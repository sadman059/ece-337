==> flow/design.v <==
module apb_slave(
input logic clk,
input logic n_rst,
input logic [7:0] rx_data,
input logic data_ready,
input logic overrun_error,
input logic framing_error,
output logic data_read,
input logic psel,
input logic [2:0] paddr,
input logic penable,
input logic pwrite,
input logic [7:0] pwdata,
output logic [7:0] prdata,
output logic pslverr,
output logic [3:0] data_size,
output logic [13:0] bit_period
);
logic next_data_read;
logic [7:0] next_prdata;
logic [3:0] next_data_size;
logic [13:0] next_bit_period;
always_comb begin : comb
next_data_read = 0;
next_prdata = prdata;
pslverr = 0;
next_data_size = data_size;
next_bit_period = bit_period;
 if(psel == 1) begin
     if(pwrite ==0) begin
       if(paddr == 3'b000 ) begin
          if(data_ready ==1) begin
            next_prdata = 8'd1;
          end else if (data_ready == 0)begin 
           next_prdata = 8'd0;
          end
       end else if(paddr == 3'b001) begin
          if(framing_error == 1) begin
            next_prdata = 8'd1;
          end else if(overrun_error == 1) begin
            next_prdata = 8'd2;
          end else begin 
            next_prdata = 8'd0;
          end
       end else if(paddr == 3'b110) begin
           if(data_size == 8'd5) begin
            next_prdata = {3'd0,rx_data[7:3]};
            next_data_read = 1;
           end
            if(data_size == 8'd7) begin
            next_prdata = {1'd0,rx_data[7:1]};
            next_data_read = 1;
           end
            if(data_size == 8'd8) begin
            next_prdata = rx_data;
            next_data_read = 1;
           end
       end else if(paddr == 3'b010) begin
          next_prdata = bit_period[7:0];
       end else if(paddr == 3'b011) begin
          next_prdata = {2'd0,bit_period[13:8]};
       end else if(paddr == 3'b100) begin
          next_prdata = {4'd0,data_size};
       end else begin
         pslverr = 1;
     end
  end else if(pwrite ==1 ) begin
        if(paddr[2:0] == 3'b100) begin
              next_data_size = pwdata[3:0];
        end else if(paddr[2:0] == 3'b010) begin
            next_bit_period[7:0] = pwdata[7:0];
        end  else if(paddr[2:0] == 3'b011) begin
           next_bit_period[13:8] = pwdata[5:0];
        end else begin 
         pslverr = 1;
        end
  end
end   
end
always_ff @( posedge clk,negedge n_rst ) begin : flipflop
if(n_rst == 0)begin
    prdata <= 0;
    data_read <= 0;
    bit_period<= 0;
    data_size <= 0;
end else begin
    prdata <= next_prdata;
    data_read <= next_data_read;
    data_size <= next_data_size;
    bit_period <= next_bit_period;   
end   
end
endmodule
# Tool chain data of apb_slave
# Tool output for the design above, in the order of the flow.
# Line numbers count from 1 in the design file above.
# Operators: Yosys type, input widths -> output width; for muxes data width and select width s.
# Library cell names are shortened.
# Not given: -
[setup] top="apb_slave" clock="clk" library="sky130hd" corner="tt_025C_1v80"

# Elaborated design
# Yosys after proc, flatten, opt, wreduce and memory -nomap, before mapping. Memory bits, and registers merged into a memory's read port (data or address), are not among the register bits. Print and check cells are not counted. Equal cells are merged and count once.
[classes] n_eq=9 mux=31 logic=3 reduce_logical=6
[ops] op="$mux 8" count=9
[ops] op="$mux 1" count=20
[ops] op="$eq 4x3->1 const B" count=2
[ops] op="$reduce_and 4->1" count=2
[ops] op="$eq 3x2->1 const B" count=2
[ops] op="$eq 3x3->1 const B" count=2
[ops] op="$ne 6x3->1 const B" count=1
[ops] op="$reduce_bool 6->1" count=1
[ops] op="$reduce_and 5->1" count=1
[ops] op="$eq 4x4->1 const B" count=1
[ops] op="$mux 2" count=2
[ops] op="$not 1->1" count=3
[ops] op="$eq 3x1->1 const B" count=1
[ops] op="$logic_not 3->1" count=1
[ops] op="$reduce_and 3->1" count=1
[bits] regBits=27 inputBits=27 out_inout_bits=28 word_cells=54

# Logic depth
# Yosys ltp: most cells in a row. Word level: on the elaborated netlist, between registers, memories and ports. Mapped: between sequential cells and ports; inverters and the memories' decode and read muxes count.
[logic_depth] ltp_word=9 ABC_AREA=0 mapped_depth=7 mapped_depth_nobuf=5

# Mapped cells and area
# Yosys stat after the flow's synthesis: flattened, memories mapped to cells. It holds for the ABC_AREA given above (unset counts as 0); a run with the other value may have another netlist.
# The area totals of this step are shown rounded.
[synth_totals] cells=154 mapped_area_um2=1518 sequential_area_um2=675.6 flip_flops=27 n_buf=8
[by_type] cell="dfrtp_1" count=27
[by_type] cell="mux2_2" count=16
[by_type] cell="nor2_1" count=19
[by_type] cell="nand2_1" count=15
[by_type] cell="a21oi_1" count=10
[by_type] cell="o21ai_0" count=9
[by_type] cell="a22oi_1" count=4
[by_type] cell="mux2i_1" count=3
[by_type] cell="buf_6" count=2
[by_type] cell="nand3b_1" count=3
[by_type] cell="o31ai_1" count=3
[by_type] cell="a31oi_4" count=1
[by_type] cell="nor3_2" count=2
[by_type] cell="clkbuf_1" count=5
[by_type] cell="a221oi_1" count=2
[by_type] cell="inv_1" count=4
[by_type] cell="nor3_1" count=3
[by_type] cell="nand2b_1" count=2
# Not listed: further types 22, cells in them 24.

# Path before layout
# Source: OpenSTA report_checks on the synthesized netlist (no wires, ideal clock, input and output delay 20% of the period each), path of least setup slack; recovery checks are left aside. Register names are those of the netlist, which keeps one name where synthesis merged equal registers.
[synth_timing] path_type="reg2reg" start="register data_size[0]" end="register prdata[1]" period_ns=1.86 setup_time_ns=0.121 t_first_pin_ns=0.000 t_arrival_ns=1.741 required_time_ns=1.739 slack_ns=-0.002 path_delay_ns=1.862 path_stages=7 path_buffers=1 synth_period_reached_ns=1.862
# "path_delay_ns" is the arrival time less input delay plus setup time.
# "path_stages": output pins that drive a net of the path, with the launching flip-flop's if there is one; two outputs of one cell count as two.
# "synth_period_reached_ns" = period - worst setup slack (recovery checks aside). The figure is calculated, with input and output delays left at 20% of the set period.
# The rows between start and end are the longest chain of elaborated cells between them; the timing report does not say that the signal goes this way. Where chains are equally long, one stands for them.
# A line is the first line of the expression or statement that the cell stems from. Yosys adds cells for indexed reads and writes and turns some case tables into memories.
[synth_between] cell_sequence="dfrtp_1 or4b_1 buf_6 nor2_2 nor2_1 a221o_1 a22o_1" elab_chain_cells=7
[synth_lines] item="start: declaration" line=16 rtl="output logic [3:0] data_size,"
[synth_lines] item="start: assignment" line=85 rtl="data_size <= 0;"
[synth_lines] item="start: assignment" line=89 rtl="data_size <= next_data_size;"
[synth_lines] item="$eq 4x3->1" line=46 rtl="if(data_size == 8'd5) begin"
[synth_lines] item="$mux 8" line=46
[synth_lines] item="$mux 8" line=50 rtl="if(data_size == 8'd7) begin"
[synth_lines] item="$mux 8" line=54 rtl="if(data_size == 8'd8) begin"
[synth_lines] item="$mux 8" line=45 rtl="end else if(paddr == 3'b110) begin"
[synth_lines] item="$mux 8" line=37 rtl="end else if(paddr == 3'b001) begin"
[synth_lines] item="$mux 8" line=31 rtl="if(paddr == 3'b000 ) begin"
[synth_lines] item="end: assignment" line=82 rtl="prdata <= 0;"
[synth_lines] item="end: assignment" line=87 rtl="prdata <= next_prdata;"
[synth_lines] item="end: declaration" line=14 rtl="output logic [7:0] prdata,"

# Worst path after layout
# From the final timing report of run 2: the path of least setup slack in the routed layout; clock arrival at registers is part of the times.
[layout_timing] path_type="reg2reg" start="register data_size[0]" end="register prdata[1]" period_ns=1.35 setup_time_ns=0.06 t_first_pin_ns=0.27 t_arrival_ns=1.98 required_time_ns=1.56 slack_ns=-0.42 path_stages=6 path_buffers=0
# The rows between start and end are the longest chain of elaborated cells between them; the timing report does not say that the signal goes this way. Where chains are equally long, one stands for them.
[layout_between] cell_sequence="dfrtp_2 or4b_4 a31oi_4 o21ai_4 a21oi_1 a22o_1" elab_chain_cells=7
[layout_lines] item="start: declaration" line=16 rtl="output logic [3:0] data_size,"
[layout_lines] item="start: assignment" line=85 rtl="data_size <= 0;"
[layout_lines] item="start: assignment" line=89 rtl="data_size <= next_data_size;"
[layout_lines] item="$eq 4x3->1" line=46 rtl="if(data_size == 8'd5) begin"
[layout_lines] item="$mux 8" line=46
[layout_lines] item="$mux 8" line=50 rtl="if(data_size == 8'd7) begin"
[layout_lines] item="$mux 8" line=54 rtl="if(data_size == 8'd8) begin"
[layout_lines] item="$mux 8" line=45 rtl="end else if(paddr == 3'b110) begin"
[layout_lines] item="$mux 8" line=37 rtl="end else if(paddr == 3'b001) begin"
[layout_lines] item="$mux 8" line=31 rtl="if(paddr == 3'b000 ) begin"
[layout_lines] item="end: assignment" line=82 rtl="prdata <= 0;"
[layout_lines] item="end: assignment" line=87 rtl="prdata <= next_prdata;"
[layout_lines] item="end: declaration" line=14 rtl="output logic [7:0] prdata,"

Hand-over note for apb_slave

Record of 2 stored runs of the RTL-to-layout flow on apb_slave, platform sky130hd. The runs are unordered. Constraints: input delay and output delay 20% of the set period each, output load 0.01 pF.
"timing.achieved_period_ns" is the run's clock period less its worst setup slack. It is reckoned from that one timing run; input and output delays stay at 20% of the period that was set.
"worst_path_time_ns" means the part of the period allowed to the worst setup path (the constraints hold back 20% at inputs and 20% at outputs) less its slack; where the path has registers, the arrival times of their clocks count too.
"power_total_w" rests on the timing tool's default activity at the inputs, not on a simulated workload.
Measured values are rounded.

[flow] run 1: files
==> flow/run.sh <==
#!/bin/bash
# the make line also repeats the synthesis and layout settings of config.mk as NAME=value (left out here)
make -C /OpenROAD-flow-scripts/flow DESIGN_CONFIG=/design/flow/config.mk WORK_HOME=/design/flow/orfs CLKGATE_MAP_FILE= finish
==> flow/config.mk <==
export PLATFORM = sky130hd
export DESIGN_NAME = apb_slave
export DESIGN_NICKNAME = apb_slave
export VERILOG_FILES = /design/flow/design.v
export SDC_FILE = /design/flow/constraint.sdc
export NUM_CORES = 4
export LEC_CHECK = 0
export ABC_AREA = 1
export CAP_MARGIN = 20
export CELL_PAD_IN_SITES_GLOBAL_PLACEMENT = 3
export CORE_ASPECT_RATIO = 1.66
export CORE_MARGIN = 2
export CORE_UTILIZATION = 63
export CTS_CLUSTER_SIZE = 80
export MAX_ROUTING_LAYER = met5
export MIN_ROUTING_LAYER = met2
export PLACE_DENSITY_LB_ADDON = 0.09
export SETUP_SLACK_MARGIN = 0.23
export SLEW_MARGIN = 20
export TNS_END_PERCENT = 35
==> flow/constraint.sdc <==
create_clock -name core_clock -period 1.85 [get_ports {clk}]
set_input_delay 0.3700 -clock core_clock [delete_from_list [all_inputs] [get_ports {clk}]]
set_output_delay 0.3700 -clock core_clock [all_outputs]
set_load 0.01 [all_outputs]

[flow] run 1: no final report: placement broke off with FLW-0024

[flow] run 2: files
==> flow/run.sh <==
#!/bin/bash
# the make line also repeats the synthesis and layout settings of config.mk as NAME=value (left out here)
make -C /OpenROAD-flow-scripts/flow DESIGN_CONFIG=/design/flow/config.mk WORK_HOME=/design/flow/orfs CLKGATE_MAP_FILE= finish
==> flow/config.mk <==
export PLATFORM = sky130hd
export DESIGN_NAME = apb_slave
export DESIGN_NICKNAME = apb_slave
export VERILOG_FILES = /design/flow/design.v
export SDC_FILE = /design/flow/constraint.sdc
export NUM_CORES = 4
export LEC_CHECK = 0
export CAP_MARGIN = 15
export CELL_PAD_IN_SITES_GLOBAL_PLACEMENT = 2
export CORE_MARGIN = 2
export CORE_UTILIZATION = 24
export GPL_ROUTABILITY_DRIVEN = 1
export GPL_TIMING_DRIVEN = 1
export PLACE_DENSITY = 0.76
export SLEW_MARGIN = 20
==> flow/constraint.sdc <==
create_clock -name core_clock -period 1.35 [get_ports {clk}]
set_input_delay 0.2700 -clock core_clock [delete_from_list [all_inputs] [get_ports {clk}]]
set_output_delay 0.2700 -clock core_clock [all_outputs]
set_load 0.01 [all_outputs]

[flow] run 2: metrics
[metrics] design.die.area_um2 = 6976
[metrics] timing.achieved_period_ns = 1.771
[metrics] power_total_w = 0.002668
[metrics] yosys.chip_area_um2 = 1518
[metrics] fin_tns_ns = -3.496
[metrics] fin_ws_ns = -0.421
[metrics] utilization_pct = 42.2
[metrics] worst_path_time_ns = 1.77
[metrics] timing.worst_path_kind = reg2reg

End of note.
