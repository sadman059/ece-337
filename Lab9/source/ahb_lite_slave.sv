==> flow/design.v <==
module ahb_lite_slave(
input logic clk,
input logic n_rst,
output logic [15:0] sample_data,
output logic data_ready,
output logic new_coefficient_set,
input logic [1:0] coefficient_num,
output logic [15:0] fir_coefficient,
input logic clear_new_coefficient,
input logic modwait,
input logic [15:0]fir_out,
input logic err,
input logic hsel,
input logic [3:0] haddr,
input logic hsize,
input logic [1:0] htrans,
input logic hwrite,
input logic [15:0] hwdata,
output logic [15:0] hrdata,
output logic hresp
);
logic [15:0] next_hrdata;
logic next_new_coefficient_set;
logic next_data_ready;
logic prev_hsel;
logic [1:0] prev_htrans;
logic prev_hwrite;
logic prev_hsize;
logic [3:0]prev_haddr;
logic [15:0] next_sample_data;
logic [15:0] next_fir_coefficient0;
logic [15:0] next_fir_coefficient1;
logic [15:0] next_fir_coefficient2;
logic [15:0] next_fir_coefficient3;
logic [15:0] fir_coefficient0;
logic [15:0] fir_coefficient1;
logic [15:0] fir_coefficient2;
logic [15:0] fir_coefficient3;
always_comb begin : read_block
next_hrdata = 0;
if(hsel == 1) begin 
if(htrans == 2) begin
if(hwrite == 0) begin 
if(hsize == 0) begin
case(haddr)
4'h0 : next_hrdata = {15'd0,modwait || next_new_coefficient_set};
4'h1 : next_hrdata = {7'd0,err,8'd0};
4'h2 : next_hrdata = {8'd0,fir_out[7:0]};
4'h3 : next_hrdata = {8'd0,fir_out[15:8]};
4'h4 : next_hrdata = {8'd0,next_sample_data[7:0]};
4'h5 : next_hrdata = {8'd0,next_sample_data[15:8]};
4'h6 : next_hrdata = {8'd0,next_fir_coefficient0[7:0]};
4'h7 : next_hrdata = {8'd0,next_fir_coefficient0[15:8]};
4'h8 : next_hrdata = {8'd0,next_fir_coefficient1[7:0]};
4'h9 : next_hrdata = {8'd0,next_fir_coefficient1[15:8]};
4'hA : next_hrdata = {8'd0,next_fir_coefficient2[7:0]};
4'hB : next_hrdata = {8'd0,next_fir_coefficient2[15:8]};
4'hC : next_hrdata = {8'd0,next_fir_coefficient3[7:0]};
4'hD : next_hrdata = {8'd0,next_fir_coefficient3[15:8]};
4'hE : next_hrdata = {15'd0,next_new_coefficient_set};
endcase
end else if (hsize == 1) begin
case(haddr)
4'h0, 4'h1 : next_hrdata = {7'd0,err,7'd0,modwait || next_new_coefficient_set};
4'h2, 4'h3 : next_hrdata = fir_out;
4'h4,  4'h5 : next_hrdata = next_sample_data;
4'h6,  4'h7 : next_hrdata = next_fir_coefficient0;
4'h8, 4'h9 : next_hrdata = next_fir_coefficient1;
4'hA, 4'hB : next_hrdata = next_fir_coefficient2;
4'hC, 4'hD : next_hrdata = next_fir_coefficient3;
4'hE : next_hrdata = {15'd0,next_new_coefficient_set};
endcase
end
end
end
end
end
always_comb begin : write_block
next_sample_data = sample_data;
next_fir_coefficient0 = fir_coefficient0;
next_fir_coefficient1 = fir_coefficient1;
next_fir_coefficient2 = fir_coefficient2;
next_fir_coefficient3 = fir_coefficient3;
next_data_ready = data_ready && !modwait;
next_new_coefficient_set = new_coefficient_set;
if(modwait == 1) begin
    next_data_ready = 0;
end
if(clear_new_coefficient == 1) begin
  next_new_coefficient_set = 0;
end
if(prev_hsel == 1) begin
if(prev_htrans == 2)begin
if(prev_hwrite == 1) begin
if(prev_hsize == 0) begin
    case(prev_haddr)
4'h4 : begin next_sample_data[7:0] = hwdata[7:0]; 
      next_data_ready = 1;  
end
4'h5 : begin next_sample_data[15:8] = hwdata[15:8];
      next_data_ready = 1; 
end
4'h6 : next_fir_coefficient0[7:0] = hwdata[7:0];
4'h7 : next_fir_coefficient0[15:8] = hwdata[15:8];
4'h8 : next_fir_coefficient1[7:0] = hwdata[7:0];
4'h9 : next_fir_coefficient1[15:8] = hwdata[15:8];
4'hA : next_fir_coefficient2[7:0] = hwdata[7:0];
4'hB : next_fir_coefficient2[15:8] = hwdata[15:8];
4'hC : next_fir_coefficient3[7:0] = hwdata[7:0];
4'hD : next_fir_coefficient3[15:8] = hwdata[15:8];
4'hE : next_new_coefficient_set = hwdata[0];
endcase
end else if (prev_hsize ==1) begin
case(prev_haddr)
4'h4,4'h5 : begin next_sample_data = hwdata;
                next_data_ready = 1;
              end
4'h6,4'h7 : next_fir_coefficient0 = hwdata;
4'h8, 4'h9 : next_fir_coefficient1 = hwdata; 
4'hA, 4'hB : next_fir_coefficient2 = hwdata; 
4'hC, 4'hD : next_fir_coefficient3 = hwdata; 
4'hE : next_new_coefficient_set = hwdata[0];
endcase
end
end
end
end
end
always_comb begin : fir_coeff
case(coefficient_num) 
2'd0 : fir_coefficient = fir_coefficient0;
2'd1 : fir_coefficient = fir_coefficient1;
2'd2 : fir_coefficient = fir_coefficient2;
2'd3 : fir_coefficient = fir_coefficient3;
endcase
end
always_comb begin : error
  hresp = 0;
  if((hwrite == 1 && (haddr == 4'd0 || haddr == 4'd1 || haddr == 4'd2 || haddr == 4'd3 )) || haddr == 4'd15) begin
    hresp = 1;
  end  
end
always_ff @( posedge clk, negedge n_rst ) begin : flip_flop
if(n_rst == 0) begin
prev_haddr <= 0;
prev_hsize <= 0;
prev_hsel <= 0;
prev_htrans <= 0;
prev_hwrite <= 0;
sample_data <=0;
fir_coefficient0 <= 0;
fir_coefficient1 <= 0;
fir_coefficient2 <= 0;
fir_coefficient3 <= 0;
new_coefficient_set <= 0;
hrdata <= 0;
data_ready <= 0;
end else begin
prev_haddr <= haddr;
prev_hsize <= hsize;
prev_hsel <= hsel;
prev_htrans <= htrans;
prev_hwrite <= hwrite;
sample_data <= next_sample_data;
data_ready <= next_data_ready;
fir_coefficient0 <= next_fir_coefficient0;
fir_coefficient1 <= next_fir_coefficient1;
fir_coefficient2 <= next_fir_coefficient2;
fir_coefficient3 <= next_fir_coefficient3;
new_coefficient_set <= next_new_coefficient_set;
hrdata <= next_hrdata;
end
end
endmodule
* Step by step through the tools: ahb_lite_slave *
The steps from the RTL of ahb_lite_slave to its reports follow in flow order.
Line numbers count from 1 in the design file above.
Operators: Yosys type, input widths -> output width; for muxes data width and select width s.
Library cell names are shortened.
Not given: n/a

design
  design top = ahb_lite_slave
  clock port = clk
  standard-cell library = sky130hd
  timing corner = tt_025C_1v80

* Word-level counts *
Counts by Yosys on the flattened word-level netlist (proc, flatten, opt, wreduce; memories kept). Register bits leave out memories and registers merged into their read ports (data or address); mux counts leave out enables and synchronous resets folded into registers. Print and check cells are left out. Cells with the same type and inputs are merged into one.

cells by class
  equal/unequal tests = 31
  multiplexer cells = 53
  reductions and logical operators = 22

operator list
  operator            number
  $mux 16             29
  $pmux 9 s15         1
  $pmux 16 s8         1
  $mux 8              10
  $pmux 16 s4         1
  $eq 4x4->1 const B  15
  $eq 4x3->1 const B  8
  $reduce_or 2->1     12
  $mux 1              11
  $eq 2x2->1 const B  4
  $eq 4x2->1 const B  2
  $logic_or 1x1->1    5
  $eq 4x1->1 const B  1
  $logic_not 4->1     1
  $logic_and 1x1->1   2
  $eq 2x1->1 const B  1
  $logic_not 2->1     1
  $logic_not 1->1     1

bit counts
  bits in registers = 107
  bits of input ports = 48
  output and inout port bits = 51
  word-level cells = 119

* Logic depth *
Longest topological path by Yosys (ltp), each cell counted once; first at word level (registers and memories cut), then after technology mapping (sequential cells cut; the memories' decode and read muxes count).

logic depth
  depth after elaboration = 12
  ABC_AREA = 0
  mapped depth = 11
  mapped depth without buffers = 7

* Mapped cells and area *
Yosys stat after the flow's synthesis: flattened, memories mapped to cells. It holds for the ABC_AREA given above (unset counts as 0); a run with the other value may have another netlist.

mapped netlist
  mapped cells = 383
  mapped area = 5062.4 um^2
  sequential part of the area = 2677.6 um^2
  mapped flip-flops = 107
  buffer cells = 23

cells by type
  cell      number  total area (um^2)
  dfrtp_1   107     2.68E+03
  mux2_2    75      844.56
  mux4_2    16      360.346
  a22oi_1   17      127.622
  a32oi_1   11      96.342
  nand2_1   24      90.086
  nor3_2    7       70.067
  clkbuf_1  16      60.058
  nand3_1   12      60.058
  nor2_1    16      60.058
  mux2i_1   5       50.048
  o21a_1    6       45.043
  a221o_1   4       40.038
  nand4_1   6       37.536
  inv_1     8       30.029
  nand3b_1  4       30.029
  o211a_1   3       30.029
  o311a_1   3       30.029

Other cell types: 25; their cells: 43.

* Timing after synthesis *
OpenSTA on the mapped netlist: ideal clock, no wires. The path of least setup slack (recovery checks aside). Input and output delay are each 20% of the period. Register names are those of the netlist, which keeps one name where synthesis merged equal registers.

path after synthesis
  path kind = input to output
  start point = input port coefficient_num[1]
  end point = output port fir_coefficient[10]
  clock period = 2.72 ns
  external input delay = 0.544 ns
  external output delay = 0.544 ns
  time at the first pin = 0.544 ns
  arrival time = 1.910 ns
  required time = 2.176 ns
  slack = 0.266 ns
  delay of the path = 1.366 ns
  stages on the path = 3
  path buffers = 2
  period reached after synthesis = 2.454 ns

"delay of the path" = arrival - input delay + setup time.
At an output port there is no setup time.
"stages on the path": output pins that drive a net of the path, with the launching flip-flop's if there is one; two outputs of one cell count as two.
"period reached after synthesis" is the clock period less the worst setup slack; recovery checks do not enter. This is arithmetic on one report: input and output delays are still those of the set period (20% each).
The rows between start and end are the longest chain of elaborated cells between them; the timing report does not say that the signal goes this way. Where chains are equally long, one stands for them.
Each line given opens the expression or statement behind the cell; cells for indexed reads and writes are added by Yosys, which also makes memories of some case tables.

on the way, after synthesis
  cells stage by stage = clkbuf_1 -> buf_1 -> mux4_2
  length of the longest elaborated chain = 2
  elaborated cells on any way between the ends = 5
  source lines of those cells = 1
  classes of those cells = 3 x eq/ne; 1 x mux; 1 x reduce/logical

ends and longest elaborated chain, after synthesis
  item         line  text
  from (decl)  7     input logic [1:0] coefficient_num,
  $eq 2x2->1   130   case(coefficient_num)
  $pmux 16 s4  130
  to (decl)    8     output logic [15:0] fir_coefficient,

* Worst path after layout *
From the final timing report of run 1: the path of least setup slack in the routed layout; clock arrival at registers is part of the times.

path after layout
  path kind = register to register
  start point = register prev_htrans[0]
  end point = register hrdata[7]
  clock period = 2.27 ns
  library setup time = 0.11 ns
  time at the first pin = 0.35 ns
  arrival time = 2.68 ns
  required time = 2.51 ns
  slack = -0.17 ns
  stages on the path = 9
  path buffers = 1

The rows between start and end are the longest chain of elaborated cells between them; the timing report does not say that the signal goes this way. Where chains are equally long, one stands for them.

on the way, after layout
  cells stage by stage = dfrtp_1 -> nand4b_4 -> nor4_4 -> buf_4 -> mux2_4 -> a22oi_2 -> nand4_1 -> or3_4 -> o211a_1
  length of the longest elaborated chain = 8
  elaborated cells on any way between the ends = 17
  source lines of those cells = 8
  classes of those cells = 1 x eq/ne; 16 x mux

ends and longest elaborated chain, after layout
  item           line  text
  from (decl)    26    logic [1:0] prev_htrans;
  from (assign)  148   prev_htrans <= 0;
  from (assign)  162   prev_htrans <= htrans;
  $eq 2x2->1     93    if(prev_htrans == 2)begin
  $mux 16        93
  $mux 16        92    if(prev_hsel == 1) begin
  $pmux 9 s15    45    case(haddr)
  $mux 16        44    if(hsize == 0) begin
  $mux 16        43    if(hwrite == 0) begin
  $mux 16        42    if(htrans == 2) begin
  $mux 16        41    if(hsel == 1) begin
  to (assign)    156   hrdata <= 0;
  to (assign)    171   hrdata <= next_hrdata;
  to (decl)      19    output logic [15:0] hrdata,

Some nets on the timed path still bear RTL names; the line given drives or declares the net.

nets with RTL names, path after layout
  net                        line
  next_fir_coefficient1[15]  92

Data sheet: physical implementation of ahb_lite_slave

Design ahb_lite_slave on sky130hd. What follows are 2 stored runs of the flow, each under its own settings; their order means nothing. The constraints put input and output delay at 20% of the set period each and load the outputs with 0.01 pF.
"achieved clock period (ns)": clock period set for the run, less the worst setup slack. It is reckoned from that one timing run; input and output delays stay at 20% of the period that was set.
By "worst setup path time (ns)" is meant the share of the clock period that the worst setup path is allowed (20% is reserved at inputs, 20% at outputs), minus its slack. Clock arrival times at its registers enter into it.
"finish__power__total" is the tool's figure for a default switching activity; nothing was simulated.

settings of run 1
{
  "period_ns": 2.27,
  "CORE_UTILIZATION": 19,
  "SETUP_SLACK_MARGIN": -0.08,
  "PLACE_DENSITY_LB_ADDON": 0.28,
  "CORE_ASPECT_RATIO": 1.0,
  "CORE_MARGIN": 6,
  "CELL_PAD_IN_SITES_DETAIL_PLACEMENT": 1,
  "GPL_ROUTABILITY_DRIVEN": 0,
  "CAP_MARGIN": 20,
  "SLEW_MARGIN": 10
}
report of run 1
yosys chip area after synthesis (um^2): 5062.4
finish__design__die__area: 30705.6
finish__design__instance__area__stdcell: 7856.3
finish__design__instance__utilization: 0.3015
finish__timing__setup__ws: -0.173
finish__timing__setup__tns: -1.158
finish__timing__hold__ws: 0.117
finish__power__total: 4.925e-03
achieved clock period (ns): 2.443
worst setup path time (ns): 2.44
worst setup path kind: register to register

settings of run 2
{
  "period_ns": 4.25,
  "CAP_MARGIN": 20,
  "CORE_MARGIN": 2,
  "CORE_UTILIZATION": 40,
  "SLEW_MARGIN": 20
}
report of run 2
yosys chip area after synthesis (um^2): 5062.4
finish__design__die__area: 13572.2
finish__design__instance__area__stdcell: 6607.6
finish__design__instance__utilization: 0.5301
finish__timing__setup__ws: 0.690
finish__timing__setup__tns: 0.000
finish__timing__hold__ws: 0.524
finish__power__total: 2.495e-03
achieved clock period (ns): 3.560
worst setup path time (ns): 1.86
worst setup path kind: input to output
