==> flow/design.v <==
module flex_counter
#(
	parameter NUM_CNT_BITS = 4
)
(
	input logic clk,
	input logic n_rst,
	input logic clear,
	input logic count_enable,
	input logic [NUM_CNT_BITS - 1:0]rollover_val,
	output logic [NUM_CNT_BITS - 1:0]count_out,
	output logic rollover_flag
);
	logic [NUM_CNT_BITS - 1:0]next_count;
	logic next_rollover;
	always_comb begin
		next_count = count_out;
		next_rollover = rollover_flag;
		if(count_enable) begin
			if (count_out == (rollover_val - 1)) begin
				next_rollover = 1;
				next_count = count_out + 1;
			end 
			else if (count_out >= rollover_val) begin
				next_count = 1;
				next_rollover = 0;
			end
			else begin
				next_count = count_out + 1;
				next_rollover = 0;
			end
		end
		if(clear) begin
			next_rollover = 0;
			next_count = 0;
		end
	end
	always_ff @(posedge clk, negedge n_rst) begin
		if (n_rst == 1'b0) begin
			count_out <= 1'b0;
			rollover_flag <= 1'b0;
		end else begin
			count_out <= next_count;
			rollover_flag <= next_rollover;
		end
	end
endmodule
module timer(
    input logic clk,
    input logic n_rst,
    input logic enable_timer,
    output logic shift_strobe,
    output logic packet_done
);
flex_counter  a1(.clk(clk),.n_rst(n_rst),.count_enable(enable_timer),.clear(!enable_timer),.rollover_val(4'b1010),.count_out(),.rollover_flag(shift_strobe));
flex_counter  a2(.clk(clk),.n_rst(n_rst),.count_enable(shift_strobe),.clear(!enable_timer),.rollover_val(4'b1001),.count_out(),.rollover_flag(packet_done));
endmodule
Reports on timer --
Tool output for the design above, in the order of the flow. Line numbers count from 1 in the design file above. Operators: Yosys type, input widths -> output width; for muxes data width and select width s. Cell names lack the library's common part. The mark -- stands for no value.
Inputs: design top timer, clock port clk, cell library sky130hd, corner tt_025C_1v80

Word-level counts --
Counts by Yosys on the flattened word-level netlist (proc, flatten, opt, wreduce; memories kept). Register bits leave out memories and registers merged into their read ports (data or address). Print and check cells are left out. Cells with the same type and inputs are merged into one.
Word-level totals: register bits after elaboration 10, input port bits 3, output and inout port bits 2, elaborated cells 23
Cells by class: add/sub/neg operators 2, magnitude comparators 2, equality and inequality tests 3, muxes and demuxes 12
Operator list (number):
- $mux 4 | 7
- $add 4x1->4 const B | 2
- $ge 4x4->1 const B | 2
- $eq 4x4->1 const B | 2
- $mux 1 | 5
- $ne 2x1->1 const B | 1

Depth --
Longest topological path by Yosys (ltp), each cell counted once; first at word level (registers and memories cut), then after technology mapping (sequential cells cut; the memories' decode and read muxes count).
Logic depth: depth in word-level cells 5, ABC_AREA 0, mapped depth 5, gate-level depth less buffers 5

After synthesis --
Source: synth_stat.txt of the flow (Yosys; design flattened, memories mapped). It holds for the ABC_AREA given above (unset counts as 0); a run with the other value may have another netlist. Totals and module areas in this step are rounded.
Cells by type:
- dfrtp_1 | number 10, area in all 250.24 µm²
- ha_1 | number 7, area in all 87.584 µm²
- o311ai_4 | number 1, area in all 26.275 µm²
- a31oi_1 | number 3, area in all 18.768 µm²
- inv_1 | number 5, area in all 18.768 µm²
- nand2_1 | number 4, area in all 15.014 µm²
- o21ai_0 | number 3, area in all 15.014 µm²
- o21bai_1 | number 2, area in all 15.014 µm²
- nor2b_1 | number 2, area in all 12.512 µm²
- a41o_2 | number 1, area in all 11.261 µm²
- nor2_1 | number 3, area in all 11.261 µm²
- nand3_1 | number 2, area in all 10.01 µm²
- o21ba_1 | number 1, area in all 10.01 µm²
- and4_1 | number 1, area in all 8.758 µm²
- nand4b_1 | number 1, area in all 8.758 µm²
- xnor2_1 | number 1, area in all 8.758 µm²
- xor2_1 | number 1, area in all 8.758 µm²
- a21boi_0 | number 1, area in all 7.507 µm²
Other cell types: 6; their cells: 6.
Mapped netlist: mapped cells 55, chip area (Yosys) 578 µm², mapped flip-flops 10
The figures by module come from a second, unflattened synthesis with its own total; it is not the netlist above.
Unflattened totals: cell total of the unflattened synthesis 109, area total of the unflattened synthesis 930 µm²
Rows give one instance, submodules left out.
Modules:
- flex_counter | instances 2, cells 53, area 459 µm², seq. area 125 µm²
- timer | instances 1, cells 3, area 11.3 µm², seq. area 0.0 µm²

Timing after synthesis --
Path of least setup slack by OpenSTA after synthesis, without wires, with an ideal clock, recovery checks aside; 20% of the period is set as input and as output delay. Where synthesis merged equal registers, the netlist keeps one of their names.
Timing post-synthesis: path type register -> register, start register a2.count_out[0], end register a2.count_out[1], clock period 1.74 ns, library setup time 0.138 ns, time at the first pin 0.000 ns, arrival time 1.131 ns, data required time 1.602 ns, slack 0.471 ns, delay of the path 1.269 ns, driving pins on the path 6, path buffers 0, synthesis period reached 1.269 ns
"delay of the path" is the arrival time less input delay plus setup time. "driving pins on the path" counts driving pins, that of a launching flip-flop among them; a cell with two outputs on the path counts twice. "synthesis period reached" = period - worst setup slack (recovery checks aside). The figure is calculated, with input and output delays left at 20% of the set period. Between the ends stands the longest chain of elaborated cells between them, by number of cells; it is not shown to be the way that was timed. Of several equally long chains one is given. A line is the first line of the expression or statement that the cell stems from. Yosys adds cells for indexed reads and writes and turns some case tables into memories.
On the way, post-synthesis: cells stage by stage dfrtp_1 > inv_1 > ha_1 > nor2b_1 > o311ai_4 > o22ai_1, length of the longest elaborated chain 5, elaborated cells between the ends (all ways) 7
RTL lines, path post-synthesis:
- start, declared | line 11 | output logic [NUM_CNT_BITS - 1:0]count_out,
- start, assigned | line 40 | count_out <= 1'b0;
- start, assigned | line 43 | count_out <= next_count;
- $add 4x1->4 | line 29 | next_count = count_out + 1;
- $mux 4 | line 24 | else if (count_out >= rollover_val) begin
- $mux 4 | line 20 | if (count_out == (rollover_val - 1)) begin
- $mux 4 | line 19 | if(count_enable) begin
- $mux 4 | line 33 | if(clear) begin
- end, assigned | line 40
- end, assigned | line 43
- end, declared | line 11

Timing after layout --
Path of least setup slack in the final report of entry A (OpenROAD, finished layout, wires in). Where an end is a register, its clock arrival counts in the times.
Timing after layout: path type register -> output, start register a1.rollover_flag, end output shift_strobe, clock period 1.97 ns, time at the first pin 0.27 ns, arrival time 1.16 ns, data required time 1.58 ns, slack 0.41 ns, driving pins on the path 2, path buffers 1
On the way, after layout: cells stage by stage dfrtp_1 > clkdlybuf4s50_1, length of the longest elaborated chain 0, elaborated cells between the ends (all ways) 0
RTL lines, path after layout:
- start, declared | line 12 | output logic rollover_flag
- start, assigned | line 41 | rollover_flag <= 1'b0;
- start, assigned | line 44 | rollover_flag <= next_rollover;
- end, declared | line 52 | output logic shift_strobe,

--- measured runs ---
Settings and measured results of 2 stored flow runs for module timer (sky130hd), not sorted in any way. The constraints put input and output delay at 20% of the set period each and load the outputs with 0.01 pF.
"achieved clock period": clock period set for the run, less the worst setup slack. It is reckoned from that one timing run; input and output delays stay at 20% of the period that was set.
"worst setup path time" is the time allowed to the run's worst setup path (the clock period less input and output delay, where it has them) less its slack. Clock arrival times count: a late capture clock shortens it, a late launch clock lengthens it.
"power": no workload was simulated; the value follows from the tool's default switching activity.
Values from the reports are rounded here.
[entry A] settings: period_ns=1.97, CAP_MARGIN=20, CORE_MARGIN=2, CORE_UTILIZATION=40, SLEW_MARGIN=20
[entry A] result: chip area after synthesis (Yosys) 578 µm², die area 1770 µm², standard-cell area of the final layout 676 µm², utilization 51.3%, worst setup slack after layout 0.414 ns, total negative slack 0.000 ns, power 0.568 mW, achieved clock period 1.556 ns, worst setup path time 1.16 ns, worst setup path kind register -> output
[entry B] settings: period_ns=2.63, CORE_UTILIZATION=45, PLACE_DENSITY_LB_ADDON=0.19, CELL_PAD_IN_SITES_DETAIL_PLACEMENT=2, TNS_END_PERCENT=70, CTS_CLUSTER_SIZE=84, CTS_CLUSTER_DIAMETER=360, CAP_MARGIN=30, SLEW_MARGIN=35, CORE_MARGIN=2
[entry B] result: chip area after synthesis (Yosys) 578 µm², die area 1590 µm², standard-cell area of the final layout 667 µm², utilization 57.7%, worst setup slack after layout 0.692 ns, total negative slack 0.000 ns, power 0.446 mW, achieved clock period 1.938 ns, worst setup path time 1.41 ns, worst setup path kind register -> output
--- end ---
